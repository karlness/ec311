==> flow/design.v <==
`timescale 1ns / 1ps
module StopwatchModule(
    input clk,   
    input [2:0] control,   
    output reg [31:0] count = 0   
);
   initial begin
     count = 0;
     end
    reg running = 0;   
    always @(posedge clk) begin
        if (control[1]) begin
            count <= 0;        
            running <= 0;      
        end
        else if (control[2]) begin
            running <= 0;      
        end
        else if (control[0]) begin
            running <= 1;      
        end
        if (running) begin
            count <= count + 1;   
        end
    end
endmodule
-- Reports on StopwatchModule
The steps from the RTL of StopwatchModule to its reports follow in flow order.
Line numbers count from 1 in the design file above.
Operators carry their Yosys type and port widths (W data, S select, Z words).
Cell names lack the library's common part.
A cell with -- has no value.
- top module: StopwatchModule
- clock port: clk
- library: sky130hd
- corner: tt_025C_1v80

-- After elaboration
Counts by Yosys on the flattened word-level netlist (proc, flatten, opt, wreduce; memories kept). Register bits leave out memories and registers merged into their read ports (data or address). Print and check cells are left out. Cells with the same type and inputs are merged into one.
- register bits: 33
- input port bits at 4
- output and inout bits: 32
- noted $add $sub $neg: 1
- mux-type cells: 2
- noted reductions and logical operators: 2
- operators with widths (operator ; count):
    $mux W32 ; 2
    $add A32 B1 Y32 const B ; 1
    $reduce_bool A2 Y1 ; 1
    $reduce_or A2 Y1 ; 1

-- Longest topological paths
Yosys ltp: most cells in a row. Word level: on the elaborated netlist, between registers, memories and ports. Mapped: between sequential cells and ports; inverters and the memories' decode and read muxes count.
- depth in word-level cells: 2
- noted ABC_AREA: 1
- gate-level depth with buffers: 8
- mapped depth without buffers: 8

-- After synthesis
Source: synth_stat.txt of the flow (Yosys; design flattened, memories mapped). It holds for the ABC_AREA given above (unset counts as 0); a run with the other value may have another netlist.
The area totals of this step are shown rounded.
- cells by type (type ; count ; area in all (um^2)):
    edfxtp_1 ; 32 ; 960.922
    nand2_1 ; 66 ; 247.738
    nor2_1 ; 63 ; 236.477
    a21oi_1 ; 20 ; 100.096
    nor2_4 ; 7 ; 78.826
    nand3_1 ; 15 ; 75.072
    inv_1 ; 13 ; 48.797
    nor2_8 ; 2 ; 40.038
    nand2_4 ; 3 ; 33.782
    dfxtp_1 ; 1 ; 20.019
    o21ai_0 ; 4 ; 20.019
    nor2_2 ; 3 ; 18.768
    xnor2_1 ; 2 ; 17.517
    xor2_1 ; 2 ; 17.517
    o21a_1 ; 2 ; 15.014
    and2_1 ; 2 ; 12.512
    ha_1 ; 1 ; 12.512
    nand2_2 ; 2 ; 12.512
Other cell types: 9; their cells: 10.
- standard cells after synthesis: 250
- mapped area at 0.00202 mm^2
- mapped flip-flops: 33

-- Path before layout
Source: OpenSTA report_checks on the synthesized netlist (no wires, ideal clock, input and output delay 20% of the period each), path of least setup slack; recovery checks are left aside. Register names are those of the netlist, which keeps one name where synthesis merged equal registers.
- kind: reg2reg
- from: reg count[0]
- to: reg count[24]
- noted period: 2.81 ns
- library setup time at 0.255 ns
- time at the first pin at 0.000 ns
- data arrival time at 1.249 ns
- noted path slack: 1.306 ns
- delay of the path: 1.504 ns
- driving pins on the path at 9
- noted path buffers: 0
- synthesis period reached at 1.504 ns
"delay of the path" = arrival - input delay + setup time.
"driving pins on the path" counts driving pins, that of a launching flip-flop among them; a cell with two outputs on the path counts twice.
"synthesis period reached" = period - worst setup slack (recovery checks aside). The figure is calculated, with input and output delays left at 20% of the set period.
Between the ends stands the longest chain of elaborated cells between them, by number of cells; it is not shown to be the way that was timed. Of several equally long chains one is given.
Each line given opens the expression or statement behind the cell; cells for indexed reads and writes are added by Yosys, which also makes memories of some case tables.
- path through: edfxtp_1 -> ha_1 -> nand2_2 -> nor2_4 -> nand2_4 -> nor2_4 -> nand3_1 -> nand2_1 -> nor2_1
- cells in the longest elaborated chain at 2
- elaborated cells on any way between the ends: 2
- source lines of those cells at 2
- those cells by class: add/sub: 1; mux: 1
- ends and longest elaborated chain, post-synthesis (element ; line ; text):
    start: declaration ; 5 ; output reg [31:0] count = 0
    start: assignment ; 13 ; count <= 0;
    start: assignment ; 23 ; count <= count + 1;
    $add A32 B1 Y32 ; 23 ;
    $mux W32 ; 22 ; if (running) begin
    end: assignment ; 13 ;
    end: assignment ; 23 ;
    end: declaration ; 5 ;

-- Worst path after layout
Path of least setup slack in the final report of run 1 (OpenROAD, finished layout, wires in). Where an end is a register, its clock arrival counts in the times.
- kind: reg2out
- from: reg count[18]
- to: out count[18]
- noted period: 2.2 ns
- external output delay at 0.44 ns
- time at the first pin at 0.29 ns
- data arrival time at 1.26 ns
- noted path slack: 0.50 ns
- driving pins on the path at 2
- noted path buffers: 1
- path through: edfxtp_1 -> clkdlybuf4s50_1
- cells in the longest elaborated chain at 0
- elaborated cells on any way between the ends: 0
- source lines of those cells at 0
- ends and longest elaborated chain, after layout (element ; line ; text):
    start: declaration ; 5 ; output reg [31:0] count = 0
    start: assignment ; 13 ; count <= 0;
    start: assignment ; 23 ; count <= count + 1;
    end: declaration ; 5 ;

Subject: flow runs of StopwatchModule

Hi,

Settings and measured results of 2 stored flow runs for module StopwatchModule (sky130hd), not sorted in any way. The constraints put input and output delay at 20% of the set period each and load the outputs with 0.01 pF.
By "achieved period" is meant the clock period of the run minus its worst setup slack. This is arithmetic on one report: input and output delays are still those of the set period (20% each).
"critical path time": the worst setup path's part of the clock period (all of it between registers, 20% less for each end at a port) less its slack. A launch clock that arrives late makes it longer, a capture clock that arrives late makes it shorter.
The measured numbers are rounded.

Run 1
Settings were period_ns = 2.2; CORE_UTILIZATION = 27; SETUP_SLACK_MARGIN = 0.46; ABC_AREA = 1; CAP_MARGIN = 20; MIN_ROUTING_LAYER = met2; MAX_ROUTING_LAYER = met4; CORE_MARGIN = 2; SLEW_MARGIN = 20
- noted the synthesized cell area: 0.00202 mm^2
- die size: 0.00819 mm^2
- standard-cell area after routing: 0.00284 mm^2
- smallest setup slack at 0.504 ns
- sum of negative setup slack at 0.000 ns
- noted the smallest hold slack: 0.620 ns
- achieved period at 1.696 ns
- critical path time at 1.26 ns
- worst path kind: reg2out

Run 2
Settings were period_ns = 2.3; SETUP_SLACK_MARGIN = -0.2; CAP_MARGIN = 20; CORE_MARGIN = 2; CORE_UTILIZATION = 40; SLEW_MARGIN = 20
- noted the synthesized cell area: 0.00186 mm^2
- die size: 0.00521 mm^2
- standard-cell area after routing: 0.00236 mm^2
- smallest setup slack at 0.145 ns
- sum of negative setup slack at 0.000 ns
- noted the smallest hold slack: 0.587 ns
- achieved period at 2.155 ns
- critical path time at 2.15 ns
- worst path kind: reg2reg

Regards
